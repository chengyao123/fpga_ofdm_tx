==> flow/design.v <==
module   LTS_generator
(  
    input                   clk         ,   
    input                   rst_n       ,   
    input                   tx_clr      ,   
    input                   lts_en      ,
    output reg [7:0]        lts_im      ,
    output reg [7:0]        lts_re      ,
    output reg              lts_dv      ,
    output reg [7:0]        lts_index   ,
    output reg              lts_done    
); 
reg  [15:0] long_mem [15:0];
reg  [3:0]  i,j;
wire        lts_req;
assign lts_req = lts_en || (lts_index > 0);
always @(posedge clk or negedge rst_n) begin
    if(!rst_n) begin   
        long_mem[0]  <= {8'b00101000 , 8'b00000000};
        long_mem[1]  <= {8'b11111111 , 8'b11100001};
        long_mem[2]  <= {8'b00001010 , 8'b11100100};
        long_mem[3]  <= {8'b00011001 , 8'b00010101};
        long_mem[4]  <= {8'b00000101 , 8'b00000111};
        long_mem[5]  <= {8'b00001111 , 8'b11101010};
        long_mem[6]  <= {8'b11100011 , 8'b11110010};
        long_mem[7]  <= {8'b11110110 , 8'b11100101};
        long_mem[8]  <= {8'b00011001 , 8'b11111001};
        long_mem[9]  <= {8'b00001110 , 8'b00000001};
        long_mem[10] <= {8'b00000000 , 8'b11100011};
        long_mem[11] <= {8'b11011101 , 8'b11110100};
        long_mem[12] <= {8'b00000110 , 8'b11110001};
        long_mem[13] <= {8'b00001111 , 8'b11111100};
        long_mem[14] <= {8'b11111010 , 8'b00101001};
        long_mem[15] <= {8'b00011111 , 8'b11111111};
        long_mem[16] <= {8'b00010000 , 8'b11110000};
        long_mem[17] <= {8'b00001001 , 8'b00011001};
        long_mem[18] <= {8'b11110001 , 8'b00001010};
        long_mem[19] <= {8'b11011110 , 8'b00010001};
        long_mem[20] <= {8'b00010101 , 8'b00011000};
        long_mem[21] <= {8'b00010010 , 8'b00000100};
        long_mem[22] <= {8'b11110001 , 8'b00010101};
        long_mem[23] <= {8'b11110010 , 8'b11111010};
        long_mem[24] <= {8'b11110111 , 8'b11011001};
        long_mem[25] <= {8'b11100001 , 8'b11111100};
        long_mem[26] <= {8'b11011111 , 8'b11111011};
        long_mem[27] <= {8'b00010011 , 8'b11101101};
        long_mem[28] <= {8'b11111111 , 8'b00001110};
        long_mem[29] <= {8'b11101000 , 8'b00011101};
        long_mem[30] <= {8'b00010111 , 8'b00011011};
        long_mem[31] <= {8'b00000011 , 8'b00011001};
        long_mem[32] <= {8'b11011000 , 8'b00000000};
        long_mem[33] <= {8'b00000011 , 8'b11100111};
        long_mem[34] <= {8'b00010111 , 8'b11100101};
        long_mem[35] <= {8'b11101000 , 8'b11100011};
        long_mem[36] <= {8'b11111111 , 8'b11110010};
        long_mem[37] <= {8'b00010011 , 8'b00010011};
        long_mem[38] <= {8'b11011111 , 8'b00000101};
        long_mem[39] <= {8'b11100001 , 8'b00000100};
        long_mem[40] <= {8'b11110111 , 8'b00100111};
        long_mem[41] <= {8'b11110010 , 8'b00000110};
        long_mem[42] <= {8'b11110001 , 8'b11101011};
        long_mem[43] <= {8'b00010010 , 8'b11111100};
        long_mem[44] <= {8'b00010101 , 8'b11101000};
        long_mem[45] <= {8'b11011110 , 8'b11101111};
        long_mem[46] <= {8'b11110001 , 8'b11110110};
        long_mem[47] <= {8'b00001001 , 8'b11100111};
        long_mem[48] <= {8'b00010000 , 8'b00010000};
        long_mem[49] <= {8'b00011111 , 8'b00000001};
        long_mem[50] <= {8'b11111010 , 8'b11010111};
        long_mem[51] <= {8'b00001111 , 8'b00000100};
        long_mem[52] <= {8'b00000110 , 8'b00001111};
        long_mem[53] <= {8'b11011101 , 8'b00001100};
        long_mem[54] <= {8'b00000000 , 8'b00011101};
        long_mem[55] <= {8'b00001110 , 8'b11111111};
        long_mem[56] <= {8'b00011001 , 8'b00000111};
        long_mem[57] <= {8'b11110110 , 8'b00011011};
        long_mem[58] <= {8'b11100011 , 8'b00001110};
        long_mem[59] <= {8'b00001111 , 8'b00010110};
        long_mem[60] <= {8'b00000101 , 8'b11111001};
        long_mem[61] <= {8'b00011001 , 8'b11101011};
        long_mem[62] <= {8'b00001010 , 8'b00011100};
        long_mem[63] <= {8'b11111111 , 8'b00011111};
        lts_dv <= 0;
        lts_index <=  0;
        lts_done <= 0;
        lts_re <= 0;
        lts_im <= 0;
        i <= 0;
        j <= 0;
    end
    else if( tx_clr ) begin 
        i <= 0;
        j <= 0;
        lts_dv <= 0;
        lts_index <= 0;
        lts_done <= 0;
    end
    else if( lts_req && (lts_index < 161) ) begin
        lts_index <= lts_index + 1;
        lts_dv <=  1'b1;
        if(i == 0) begin
            if(j == 31) begin
                j <= 0;
                i <= i + 1;
                lts_re <= long_mem[j+32][15:8];
                lts_im <= long_mem[j+32][7:0];
            end
            else begin
                if(j == 0) begin
                    lts_re <= 8'b11101100;  
                    lts_im <= long_mem[j+32][7:0];
                end
                else begin
                    lts_re <= long_mem[j+32][15:8];
                    lts_im <= long_mem[j+32][7:0];
                end
                j <= j + 1;
            end
        end
        else if(i == 1 || i == 2) begin
            if(j == 63) begin
                j <= 0;
                i <= i + 1;
                lts_re <= long_mem[j][15:8];
                lts_im <= long_mem[j][7:0];
            end
            else begin
                lts_re <= long_mem[j][15:8];
                lts_im <= long_mem[j][7:0];
                j <= j + 1;
            end    
        end
        else begin   
            lts_re <= long_mem[j][15:8]>>1;  
            lts_im <= long_mem[j][7:0]>>1;
            lts_done <= 1'b1;
        end
    end
    else begin
        lts_dv <= 1'b0;
    end
end
endmodule
module   STS_generator
(  
    input                   clk         ,   
    input                   rst_n       ,   
    input                   tx_clr      ,   
    input                   sts_en      ,
    output reg [7:0]        sts_im      ,
    output reg [7:0]        sts_re      ,
    output reg              sts_dv     ,
    output reg [7:0]        sts_index   ,
    output reg              sts_done             
);
reg  [15:0] short_mem [15:0];
reg  [3:0]  i,j;
wire        sts_req;
assign sts_req = sts_en || (sts_index > 0);
always @(posedge clk or negedge rst_n) begin
    if(!rst_n) begin   
        short_mem[0]  <= {8'b00001100 , 8'b00001100};
        short_mem[1]  <= {8'b11011110 , 8'b00000001};
        short_mem[2]  <= {8'b11111101 , 8'b11101100};
        short_mem[3]  <= {8'b00100100 , 8'b11111101};
        short_mem[4]  <= {8'b00011000 , 8'b00000000};
        short_mem[5]  <= {8'b00100100 , 8'b11111101};
        short_mem[6]  <= {8'b11111101 , 8'b11101100};
        short_mem[7]  <= {8'b11011110 , 8'b00000001};
        short_mem[8]  <= {8'b00001100 , 8'b00001100};
        short_mem[9]  <= {8'b00000001 , 8'b11011110};
        short_mem[10] <= {8'b11101100 , 8'b11111101};
        short_mem[11] <= {8'b11111101 , 8'b00100100};
        short_mem[12] <= {8'b00000000 , 8'b00011000};
        short_mem[13] <= {8'b11111101 , 8'b00100100};
        short_mem[14] <= {8'b11101100 , 8'b11111101};
        short_mem[15] <= {8'b00000001 , 8'b11011110};
        sts_dv <= 0;
        sts_index <=  0;
        sts_done <= 0;
        sts_re <= 0;
        sts_im <= 0;
        i <= 0;
        j <= 0;
       end  
    else if( tx_clr ) begin 
        i <= 0;
        j <= 0;
        sts_dv <= 0;
        sts_index <= 0;
        sts_done <= 0;
    end
    else if( sts_req && (sts_index < 161) ) begin
        sts_index <= sts_index + 1;
        sts_dv <=  1'b1; 
        if(i < 10)    begin
            if(j == 15) begin 
                j <= 0;
                i <= i+ 1; 
                sts_re <= short_mem[j][15:8];  
                sts_im <= short_mem[j][7:0];
            end
            else  begin
                if(i == 0 && j == 0) begin
                    sts_re <= short_mem[j][15:8]>>1;  
                    sts_im <= short_mem[j][7:0]>>1;  
                end
                else begin
                    sts_re <= short_mem[j][15:8];  
                    sts_im <= short_mem[j][7:0];
                end
                j <= j + 1;
            end
        end
        else begin   
            sts_re <= short_mem[0][15:8]>>1;  
            sts_im <= short_mem[0][7:0]>>1; 
            sts_done <= 1'b1;
        end
    end 
    else begin 
        sts_dv <= 1'b0;
    end
end
endmodule
module   symbol_train
(  
    input               clk         ,   
    input               rst_n       ,   
    input               tx_clr      ,   
    input               start_en    ,
    output  [7:0]       train_im    ,
    output  [7:0]       train_re    ,
    output              train_dv    ,
    output  [8:0]       train_index ,
    output              train_done  
); 
wire        sts_en;
(* mark_debug = "true" *)   wire    [7:0]       sts_im;
(* mark_debug = "true" *)   wire    [7:0]       sts_re;
(* mark_debug = "true" *)   wire                sts_dv;
wire        sts_index;
wire        sts_done;
wire        lts_en;
(* mark_debug = "true" *)   wire    [7:0]       lts_im;
(* mark_debug = "true" *)   wire    [7:0]       lts_re;
(* mark_debug = "true" *)   wire                lts_dv;
wire        lts_index;
wire        lts_done;
STS_generator STS
(  
    .clk         (clk),   
    .rst_n       (rst_n),   
    .tx_clr      (tx_clr),   
    .sts_en      (sts_en), 
    .sts_im      (sts_im),
    .sts_re      (sts_re),
    .sts_dv      (sts_dv),
    .sts_index   (sts_index),
    .sts_done    (sts_done)         
); 
LTS_generator LTS
(  
    .clk         (clk),   
    .rst_n       (rst_n),   
    .tx_clr      (tx_clr),   
    .lts_en      (lts_en),
    .lts_im      (lts_im),
    .lts_re      (lts_re),
    .lts_dv      (lts_dv),
    .lts_index   (lts_index),
    .lts_done    (lts_done)
); 
assign  train_im = sts_dv ? sts_im : lts_dv ? lts_im : 8'b0;
assign  train_re = sts_dv ? sts_re : lts_dv ? lts_re : 8'b0;
assign  train_dv = sts_dv ? 1'b1 : lts_dv ? 1'b1 : 1'b0;
assign  train_index = sts_index + lts_index;
assign  train_done = lts_done;
assign  sts_en = start_en;
assign  lts_en = sts_done;
endmodule
* From RTL to reports: symbol_train
The steps from the RTL of symbol_train to its reports follow in flow order. Lines are those of the file above, counted from 1. Operators: Yosys type, input widths -> output width; for muxes data width and select width s. The mark -- stands for no value.
Inputs: top module symbol_train, clock port clk, library sky130hd, library corner tt_025C_1v80

* After elaboration
Yosys after proc, flatten, opt, wreduce and memory -nomap, before mapping. Print and check cells are not counted. Equal cells are merged and count once.
Operators by class: bitwise gates (word level) 1, multiplexer cells 48, magnitude comparators 5, equality and inequality tests 50, $add $sub $neg 7, reductions and logical operators 29
Operator list (number):
- $pmux 16 s16 | 2
- $mux 8 | 19
- $pmux 16 s9 | 1
- $eq 4x4->1 const B | 24
- $mux 4 | 13
- $eq 4x3->1 const B | 12
- $eq 4x2->1 const B | 7
- $logic_not 4->1 | 5
- $add 4x1->4 const B | 4
- $eq 4x1->1 const B | 4
- $add 8x1->8 const B | 2
- $gt 8x1->1 const B | 2
- $lt 8x8->1 const B | 2
- $mux 1 | 13
- $reduce_or 2->1 | 6
- $reduce_and 2->1 | 5
- $reduce_bool 2->1 | 4
- $ne 2x2->1 const B | 3
- $reduce_and 3->1 | 2
- $lt 4x4->1 const B | 1
- $logic_and 1x1->1 | 3
- $logic_or 1x1->1 | 3
- $reduce_bool 3->1 | 1
- $add 1x1->2 | 1
- $not 1->1 | 1
Storage and ports: cells after elaboration 154, register bits after elaboration 68, input port bits 4

* Depth
Yosys ltp: most cells in a row. Word level: on the elaborated netlist, between registers, memories and ports. Mapped: between sequential cells and ports; inverters and the memories' decode and read muxes count.
Logic depth: depth in word-level cells 6, ABC_AREA 0, mapped depth 9, mapped depth without buffers 7

* Synthesis result
Yosys stat after the flow's synthesis: flattened, memories mapped to cells. It holds for the ABC_AREA given above (unset counts as 0); a run with the other value may have another netlist.
Cells by type (number):
- sky130_fd_sc_hd__dfrtp_1 | 61
- sky130_fd_sc_hd__ha_1 | 15
- sky130_fd_sc_hd__o21ai_0 | 35
- sky130_fd_sc_hd__nor2_1 | 46
- sky130_fd_sc_hd__a22o_1 | 18
- sky130_fd_sc_hd__a21oi_1 | 31
- sky130_fd_sc_hd__nand2_1 | 34
- sky130_fd_sc_hd__buf_4 | 12
- sky130_fd_sc_hd__inv_1 | 23
- sky130_fd_sc_hd__xor2_1 | 9
- sky130_fd_sc_hd__xnor2_1 | 8
- sky130_fd_sc_hd__clkbuf_1 | 16
- sky130_fd_sc_hd__mux2i_1 | 6
- sky130_fd_sc_hd__a21o_1 | 7
- sky130_fd_sc_hd__buf_2 | 10
- sky130_fd_sc_hd__nand3_1 | 8
- sky130_fd_sc_hd__nor3_1 | 8
- sky130_fd_sc_hd__a211oi_1 | 5
Not listed: further types 50, cells in them 90.
Mapped netlist: cell area after synthesis 3955.0 um^2, mapped cells 442, flip-flops 61, buffers 41
The figures by module come from a second, unflattened synthesis with its own total; it is not the netlist above.
Unflattened totals: cells (unflattened synthesis) 470, area (unflattened synthesis) 4286.6 um^2
Rows give one instance, submodules left out.
Modules:
- STS_generator | area 2134.5 um^2, cells 229, seq. area 850.8 um^2, instances 1
- LTS_generator | area 1879.3 um^2, cells 209, seq. area 675.6 um^2, instances 1
- symbol_train | area 272.8 um^2, cells 32, seq. area 0.0 um^2, instances 1

* Timing after synthesis
Source: OpenSTA report_checks on the synthesized netlist (no wires, ideal clock, input and output delay 20% of the period each), path of least setup slack; recovery checks are left aside. Register names are those of the netlist, which keeps one name where synthesis merged equal registers.
Timing path after synthesis: kind reg2out, start point register STS.sts_dv, end point output port train_im[4], setup slack 1.335 ns, output delay 0.666 ns, delay of the path 1.329 ns, data required time 2.664 ns, driving pins on the path 6, arrival 1.329 ns, clock period 3.33 ns, synthesis period reached 1.995 ns
"delay of the path" is the arrival time less input delay plus setup time. A path that ends at an output port has no setup time. "driving pins on the path": output pins that drive a net of the path, with the launching flip-flop's if there is one; two outputs of one cell count as two. "synthesis period reached" is the clock period less the worst setup slack; recovery checks do not enter. This is arithmetic on one report: input and output delays are still those of the set period (20% each). Between the ends stands the longest chain of elaborated cells between them, by number of cells; it is not shown to be the way that was timed. Of several equally long chains one is given. A line is the first line of the expression or statement that the cell stems from. Yosys adds cells for indexed reads and writes and turns some case tables into memories. At most two assigning lines are given for a register; there are more.
On the way, after synthesis: cells stage by stage sky130_fd_sc_hd__dfrtp_1 sky130_fd_sc_hd__clkbuf_1 sky130_fd_sc_hd__nor2b_1 sky130_fd_sc_hd__clkbuf_1 sky130_fd_sc_hd__clkbuf_1 sky130_fd_sc_hd__a22o_1, cells in the longest elaborated chain 1, elaborated cells on any way between the ends 1, RTL lines with such cells 1, classes of those cells mux: 1
Ends and longest elaborated chain, after synthesis:
- from (decl) | line 152 | output reg              sts_dv     ,
- from (assign) | line 178 | sts_dv <= 0;
- from (assign) | line 189 | sts_dv <= 0;
- $mux 8 | line 274 | assign  train_im = sts_dv ? sts_im : lts_dv ? lts_im : 8'b0;
- to (decl) | line 232 | output  [7:0]       train_im    ,

* Timing after layout
Path of least setup slack in the final report of stored run 1 (OpenROAD, finished layout, wires in). Where an end is a register, its clock arrival counts in the times.
Timing path after layout: kind reg2out, start point register STS.sts_dv, end point output port train_im[7], driving pins on the path 5, clock period 2.62 ns, setup slack 0.31 ns, arrival 1.79 ns, data required time 2.10 ns, output delay 0.52 ns
Between the ends stands the longest chain of elaborated cells between them, by number of cells; it is not shown to be the way that was timed. Of several equally long chains one is given. At most two assigning lines are given for a register; there are more.
On the way, after layout: cells stage by stage sky130_fd_sc_hd__dfrtp_1 sky130_fd_sc_hd__nor2b_1 sky130_fd_sc_hd__buf_4 sky130_fd_sc_hd__a22o_1 sky130_fd_sc_hd__clkdlybuf4s50_1, cells in the longest elaborated chain 1, elaborated cells on any way between the ends 1, RTL lines with such cells 1, classes of those cells mux: 1
Ends and longest elaborated chain, after layout:
- from (decl) | line 152 | output reg              sts_dv     ,
- from (assign) | line 178 | sts_dv <= 0;
- from (assign) | line 189 | sts_dv <= 0;
- $mux 8 | line 274 | assign  train_im = sts_dv ? sts_im : lts_dv ? lts_im : 8'b0;
- to (decl) | line 232 | output  [7:0]       train_im    ,

Data sheet: physical implementation of symbol_train

Top module symbol_train; platform sky130hd; tools Yosys and OpenROAD; 2 stored runs in no particular order. Input and output delays are each 20% of the period that was set; the output load is 0.01 pF.
By "achieved clock period" is meant the clock period of the run minus its worst setup slack. This is arithmetic on one report: input and output delays are still those of the set period (20% each).
"worst setup path time" means the part of the period allowed to the worst setup path (the constraints hold back 20% at inputs and 20% at outputs) less its slack; where the path has registers, the arrival times of their clocks count too.
"power" is the tool's figure for a default switching activity; nothing was simulated.
[stored run 1] settings: period_ns=2.62, CORE_UTILIZATION=65, HOLD_SLACK_MARGIN=0.1, CORE_ASPECT_RATIO=0.59, CELL_PAD_IN_SITES_GLOBAL_PLACEMENT=0, CAP_MARGIN=30, CORE_MARGIN=2, SLEW_MARGIN=20
[stored run 1] result: chip area after synthesis (Yosys) 3955.0 um^2, die area 6746.6 um^2, standard-cell area of the final layout 4355.4 um^2, utilization 0.753, worst setup slack after layout 0.308 ns, total negative slack 0.000 ns, power 3968 µW, achieved clock period 2.312 ns, worst setup path time 1.79 ns, worst setup path kind reg2out
[stored run 2] settings: period_ns=2.52, CORE_UTILIZATION=16, PLACE_DENSITY_LB_ADDON=0.13, GPL_TIMING_DRIVEN=1, GPL_ROUTABILITY_DRIVEN=1, CTS_CLUSTER_DIAMETER=385, SLEW_MARGIN=20, CAP_MARGIN=20, CORE_MARGIN=2
[stored run 2] result: chip area after synthesis (Yosys) 3955.0 um^2, die area 25991.9 um^2, standard-cell area of the final layout 4815.9 um^2, utilization 0.198, worst setup slack after layout 0.221 ns, total negative slack 0.000 ns, power 4595 µW, achieved clock period 2.299 ns, worst setup path time 1.80 ns, worst setup path kind reg2out
