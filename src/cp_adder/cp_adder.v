==> flow/design.v <==
module cp_adder 
(
    input            clk        ,
    input            rst_n      ,
    input   [7:0]    din_re     ,
    input   [7:0]    din_im     ,
    input            din_en     ,
    input   [5:0]    din_index  ,
    output reg [7:0] dout_re    ,
    output reg [7:0] dout_im    ,
    output reg       dout_vld   
);
wire        wen_1;
wire        wen_2;
reg         spram_flag;
reg         rd_ram_en;
reg  [5:0]  rd_ram_addr;
reg  [5:0]  rd_data_cnt;
wire [7:0]  dout_re_1;
wire [7:0]  dout_im_1;
wire [7:0]  dout_re_2;
wire [7:0]  dout_im_2;
reg  [7:0]  first_re_1;
reg  [7:0]  first_im_1;
reg  [7:0]  first_re_2;
reg  [7:0]  first_im_2;
assign  wen_1 = din_en && ~spram_flag;
assign  wen_2 = din_en && spram_flag;
spram_64 spram_re_1
(
    .rst_n       (rst_n         ),
    .clk_a       (clk           ),
    .we_a        (wen_1         ),
    .addr_a      (din_index     ),
    .din_a       (din_re        ),
    .dout_a      (              ),
    .clk_b       (clk           ),
    .we_b        (1'b0          ),
    .addr_b      (rd_ram_addr   ),
    .din_b       (              ),
    .dout_b      (dout_re_1     )
);
spram_64 spram_im_1
(
    .rst_n       (rst_n         ),
    .clk_a       (clk           ),
    .we_a        (wen_1         ),
    .addr_a      (din_index     ),
    .din_a       (din_im        ),
    .dout_a      (              ),
    .clk_b       (clk           ),
    .we_b        (1'b0          ),
    .addr_b      (rd_ram_addr   ),
    .din_b       (              ),
    .dout_b      (dout_im_1     )
);
spram_64 spram_re_2
(
    .rst_n       (rst_n         ),
    .clk_a       (clk           ),
    .we_a        (wen_2         ),
    .addr_a      (din_index     ),
    .din_a       (din_re        ),
    .dout_a      (              ),
    .clk_b       (clk           ),
    .we_b        (1'b0          ),
    .addr_b      (rd_ram_addr   ),
    .din_b       (              ),
    .dout_b      (dout_re_2     )
);
spram_64 spram_im_2
(
    .rst_n       (rst_n         ),
    .clk_a       (clk           ),
    .we_a        (wen_2         ),
    .addr_a      (din_index     ),
    .din_a       (din_im        ),
    .dout_a      (              ),
    .clk_b       (clk           ),
    .we_b        (1'b0          ),
    .addr_b      (rd_ram_addr   ),
    .din_b       (              ),
    .dout_b      (dout_im_2     )
);
always @(posedge clk or negedge rst_n) begin
    if(!rst_n)
        spram_flag <= 0;
    else    if(din_index == 63)
        spram_flag <= ~spram_flag;
end
always @(posedge clk or negedge rst_n) begin
    if(!rst_n)
       rd_ram_en <= 0;
    else    if(din_index == 62) 
        rd_ram_en <= 1;
    else    if(rd_data_cnt >= 63)
        rd_ram_en <= 0;
end
always @(posedge clk or negedge rst_n) begin
    if(!rst_n)
        rd_ram_addr <= 0;
    else    if(rd_ram_en || (din_index == 63))
        rd_ram_addr <= rd_ram_addr + 1;
    else
        rd_ram_addr <= 0;
end
always @(posedge clk or negedge rst_n) begin
    if(!rst_n)
        rd_data_cnt <= 0;
    else    if(rd_ram_en)
        rd_data_cnt <= rd_ram_addr;
    else
        rd_data_cnt <= 0;
end
always @(posedge clk or negedge rst_n) begin
    if(!rst_n) begin
        first_re_1 <= 0;
        first_im_1 <= 0;
        first_re_2 <= 0;
        first_im_2 <= 0;
    end
    else    if(din_index == 0) begin
        case (spram_flag)
            0: begin
                first_re_1 <= din_re;
                first_im_1 <= din_im;
            end
            1: begin
                first_re_2 <= din_re;
                first_im_2 <= din_im;
            end
            default:;
        endcase
    end
end
always @(posedge clk or negedge rst_n) begin
    if(!rst_n) begin
        dout_re <= 0;
        dout_im <= 0;
        dout_vld <= 0;
    end
    else    if(din_index == 48) begin  
        dout_vld <= 1;                 
        case (spram_flag)  
            0: begin
                dout_re <= (first_re_2 + din_re) >> 1; 
                dout_im <= (first_im_2 + din_im) >> 1;
            end
            1: begin
                dout_re <= (first_re_1 + din_re) >> 1;
                dout_im <= (first_im_1 + din_im) >> 1;
            end
            default:; 
        endcase
    end
    else    if(din_index > 48) begin
        dout_re <= din_re;
        dout_im <= din_im;
        dout_vld <= 1;
    end
    else    if(rd_ram_en) begin
        dout_vld <= 1;
        case (spram_flag)  
            0: begin       
                dout_re <= dout_re_2;
                dout_im <= dout_im_2;
            end
            1: begin       
                dout_re <= dout_re_1;
                dout_im <= dout_im_1;
            end
            default:;
        endcase
    end
    else
        dout_vld <= 0;
end
endmodule
module spram_64 
(
    input           rst_n       ,
    input           clk_a       ,
    input           we_a        ,
    input   [5:0]   addr_a      ,
    input   [7:0]   din_a       ,
    output  [7:0]   dout_a      ,
    input           clk_b       ,
    input           we_b        ,
    input   [5:0]   addr_b      ,
    input   [7:0]   din_b       ,
    output  [7:0]   dout_b      
);
integer i;
reg [7:0]   int_mem [63:0];
reg [7:0]   out_mem_a;
reg [7:0]   out_mem_b;
always @(posedge clk_a) begin
    if(we_a)
        int_mem[addr_a] <= din_a;
    else
        out_mem_a[addr_a] <= int_mem[addr_a];
end
always @(posedge clk_b) begin
    if(we_b)
        int_mem[addr_b] <= din_b;
    else
        out_mem_b[addr_b] <= int_mem[addr_b];
end
assign  dout_a = we_a ? 0 : out_mem_a;
assign  dout_b = we_b ? 0 : out_mem_b;
endmodule
==> Step by step through the tools: cp_adder <==
Tool output for the design above, in the order of the flow.
Lines are those of the file above, counted from 1.
Operators carry their Yosys type and port widths (W data, S select, Z words).
Library cell names are shortened.
{ "setup": {"top": "cp_adder", "clock_port": "clk", "cell_library": "sky130hd", "lib_corner": "tt_025C_1v80"} }

==> After elaboration <==
Yosys after proc, flatten, opt, wreduce and memory -nomap, before mapping. Memory bits, and registers merged into a memory's read port (data or address), are not among the register bits. Print and check cells are not counted. Equal cells are merged and count once.
Memory sizes are those after Yosys's memory passes, which may raise the word count (mostly to a power of two), join words into wider ones and drop unused or constant bits.
{ "word_totals": {"memories": 4, "mem_bits_rw": 2048, "inputBits": 25, "wordCells": 78, "out_inout_bits": 17, "reg_bits": 95} }
{ "memory_table": {"columns": ["memory", "words", "word_bits", "read_ports", "write_ports", "line_no", "text"], "rows": [
  ["spram_im_1.int_mem", 64, 8, 1, 1, 194, "reg [7:0]   int_mem [63:0];"],
  ["spram_im_2.int_mem", 64, 8, 1, 1, 194, null],
  ["spram_re_1.int_mem", 64, 8, 1, 1, 194, null],
  ["spram_re_2.int_mem", 64, 8, 1, 1, 194, null]
]} }
{ "op_classes": {"shift": 5, "equal": 3, "bitwise": 10, "n_addsub": 6, "reduce_logical": 8, "mux": 25, "cmp": 2} }
{ "op_table": {"columns": ["operator", "count"], "rows": [
  ["$mux W8", 10],
  ["$pmux W8 S2", 4],
  ["$shift A1 B7 Y8", 4],
  ["$add A8 B8 Y8", 4],
  ["$and A8 B8 Y8", 4],
  ["$or A8 B8 Y8", 4],
  ["$mux W6", 4],
  ["$eq A6 B6 Y1 const B", 3],
  ["$shift A1 B7 Y8 const A", 1],
  ["$not A8 Y8", 1],
  ["$neg A6 Y7", 1],
  ["$mux W1", 7],
  ["$add A6 B1 Y6 const B", 1],
  ["$ge A6 B6 Y1 const B", 1],
  ["$gt A6 B6 Y1 const B", 1],
  ["$logic_not A6 Y1", 1],
  ["$reduce_and A2 Y1", 2],
  ["$reduce_bool A3 Y1", 1],
  ["$logic_and A1 B1 Y1", 2],
  ["$reduce_bool A2 Y1", 1],
  ["$logic_or A1 B1 Y1", 1],
  ["$not A1 Y1", 1]
]} }

==> Logic depth <==
Yosys ltp: most cells in a row. Word level: on the elaborated netlist, between registers, memories and ports. Mapped: between sequential cells and ports; inverters and the memories' decode and read muxes count.
{ "depth": {"depth_word": 5, "abc_area": 1, "depth_mapped": 16, "depth_no_buf": 14} }

==> After synthesis <==
Yosys stat after the flow's synthesis: flattened, memories mapped to cells. It holds for the ABC_AREA given above (unset counts as 0); a run with the other value may have another netlist.
{ "types": {"columns": ["cell", "count", "area_total_um2"], "rows": [
  ["edfxtp_1", 256, 7.69E+03],
  ["nand2_1", 515, 1.93E+03],
  ["dfrtp_1", 63, 1.58E+03],
  ["nor2_1", 172, 645.619],
  ["inv_1", 171, 641.866],
  ["dfxtp_1", 32, 640.614],
  ["nand3_1", 125, 625.6],
  ["nor3_1", 106, 530.509],
  ["o21ai_0", 85, 425.408],
  ["a21oi_1", 46, 230.221],
  ["buf_2", 36, 180.173],
  ["clkbuf_1", 48, 180.173],
  ["ha_1", 14, 175.168],
  ["o21bai_1", 22, 165.158],
  ["nand4_1", 15, 93.84],
  ["a31oi_1", 12, 75.072],
  ["o21ai_1", 15, 75.072],
  ["buf_4", 7, 52.55]
]} }
Other cell types: 23; their cells: 74.
{ "synth_totals": {"buf_cells": 100, "stdcells": 1814, "yosys_area_um2": 16457.0, "seq_area_um2": 9904.5, "flip_flops": 351} }

==> Path before layout <==
Path of least setup slack by OpenSTA after synthesis, without wires, with an ideal clock, recovery checks aside; 20% of the period is set as input and as output delay. Where synthesis merged equal registers, the netlist keeps one of their names.
{ "synth_path": {"kind": "register -> register", "start": "register spram_flag", "end": "register dout_im[6]", "stages": 15, "period_ns": 4.5, "slack_ns": 1.914, "setup_ns": 0.122, "launch_ns": 0.000, "arrival_ns": 2.464, "delay_ns": 2.586, "t_required_ns": 4.378, "path_buffers": 3, "period_less_setup_slack_ns": 2.586} }
"delay_ns" = arrival - input delay + setup time.
"stages": output pins that drive a net of the path, with the launching flip-flop's if there is one; two outputs of one cell count as two.
"period_less_setup_slack_ns" = period - worst setup slack (recovery checks aside). The figure is calculated, with input and output delays left at 20% of the set period.
Between the ends stands the longest chain of elaborated cells between them, by number of cells; it is not shown to be the way that was timed. Of several equally long chains one is given.
A line is the first line of the expression or statement that the cell stems from. Yosys adds cells for indexed reads and writes and turns some case tables into memories.
At most two assigning lines are given for a register; there are more.
{ "synth_between": {"cell_sequence": "dfrtp_1 inv_1 clkbuf_1 clkbuf_1 clkbuf_1 nand2_1 nand2_1 ha_1 a21oi_1 o21ai_0 nand4_1 nand2_1 or2_2 nand3_1 a21oi_1", "elab_chain_len": 5, "cells_between": 6, "cone_classes": "5 x mux; 1 x logic"} }
{ "synth_lines": {"columns": ["item", "line_no", "text"], "rows": [
  ["from (decl)", 15, "reg         spram_flag;"],
  ["from (assign)", 87, "spram_flag <= 0;"],
  ["from (assign)", 89, "spram_flag <= ~spram_flag;"],
  ["$not A1 Y1", 163, "case (spram_flag)"],
  ["$pmux W8 S2", 163, null],
  ["$mux W8", 161, "else    if(rd_ram_en) begin"],
  ["$mux W8", 156, "else    if(din_index > 48) begin"],
  ["$mux W8", 142, "else    if(din_index == 48) begin"],
  ["to (assign)", 147, "dout_im <= (first_im_2 + din_im) >> 1;"],
  ["to (assign)", 151, "dout_im <= (first_im_1 + din_im) >> 1;"],
  ["to (decl)", 10, "output reg [7:0] dout_im    ,"]
]} }

==> Worst path after layout <==
Path of least setup slack in the final report of run A (OpenROAD, finished layout, wires in). Where an end is a register, its clock arrival counts in the times.
{ "layout_path": {"kind": "register -> register", "start": "register rd_ram_addr[0]", "end": "register spram_re_2.out_mem_b[0]", "path_buffers": 3, "arrival_ns": 2.55, "period_ns": 2.15, "slack_ns": 0.00, "t_required_ns": 2.56, "stages": 13, "launch_ns": 0.52, "setup_ns": 0.11} }
Between the ends stands the longest chain of elaborated cells between them, by number of cells; it is not shown to be the way that was timed. Of several equally long chains one is given.
At most two assigning lines are given for a register; there are more.
{ "layout_between": {"cell_sequence": "dfrtp_4 buf_6 clkbuf_16 buf_4 nor2_1 nor2_1 o21ai_0 nand3_1 nand3_1 nand2_1 nand3_4 nand2_4 mux2_2", "elab_chain_len": 5, "cells_between": 7, "lines_between": 2, "cone_classes": "1 x add/sub; 2 x shift; 3 x logic; 1 x memory"} }
{ "layout_lines": {"columns": ["item", "line_no", "text"], "rows": [
  ["from (decl)", 17, "reg  [5:0]  rd_ram_addr;"],
  ["from (assign)", 101, "rd_ram_addr <= 0;"],
  ["from (assign)", 103, "rd_ram_addr <= rd_ram_addr + 1;"],
  ["$neg A6 Y7", 207, "out_mem_b[addr_b] <= int_mem[addr_b];"],
  ["$shift A1 B7 Y8", 207, null],
  ["$not A8 Y8", 207, null],
  ["$and A8 B8 Y8", 207, null],
  ["$or A8 B8 Y8", 207, null],
  ["to (assign)", 207, null],
  ["to (decl)", 196, "reg [7:0]   out_mem_b;"]
]} }

Module cp_adder, platform sky130hd: 2 stored runs of the flow (Yosys, OpenROAD) with differing settings, in no particular order. Input and output delays are each 20% of the period that was set; the output load is 0.01 pF.
"achieved clock period (ns)" means the clock period less the worst setup slack. The figure is calculated, with input and output delays left at 20% of the set period.
"worst setup path time (ns)" = time allowed to the worst setup path (clock period - input delay - output delay, where it has them) - its slack; a late launch clock adds to it, a late capture clock takes from it.
"finish__power__total": no workload was simulated; the value follows from the tool's default switching activity.

settings of run A
{
  "period_ns": 2.15,
  "CORE_UTILIZATION": 48,
  "PLACE_DENSITY_LB_ADDON": 0.02,
  "HOLD_SLACK_MARGIN": -0.04,
  "CORE_MARGIN": 5,
  "CELL_PAD_IN_SITES_GLOBAL_PLACEMENT": 2,
  "TNS_END_PERCENT": 25,
  "ABC_AREA": 1,
  "GPL_ROUTABILITY_DRIVEN": 1,
  "MAX_ROUTING_LAYER": "met5",
  "CAP_MARGIN": 20,
  "SLEW_MARGIN": 20
}
report of run A
yosys chip area after synthesis (um^2): 16457.0
finish__design__die__area: 38089.4
finish__design__instance__area__stdcell: 20783.7
finish__design__instance__utilization: 0.6167
finish__timing__setup__ws: 0.002
finish__timing__setup__tns: 0.000
finish__timing__hold__ws: 0.229
finish__power__total: 2.716e-02
achieved clock period (ns): 2.148
worst setup path time (ns): 2.15
worst setup path kind: register -> register

settings of run B
{
  "period_ns": 3.69,
  "CORE_UTILIZATION": 64,
  "CAP_MARGIN": 20,
  "CORE_MARGIN": 2,
  "SLEW_MARGIN": 20
}
report of run B
yosys chip area after synthesis (um^2): 12937.4
finish__design__die__area: 21368.6
finish__design__instance__area__stdcell: 14395.1
finish__design__instance__utilization: 0.7183
finish__timing__setup__ws: 0.626
finish__timing__setup__tns: 0.000
finish__timing__hold__ws: 0.171
finish__power__total: 1.036e-02
achieved clock period (ns): 3.064
worst setup path time (ns): 3.06
worst setup path kind: register -> register
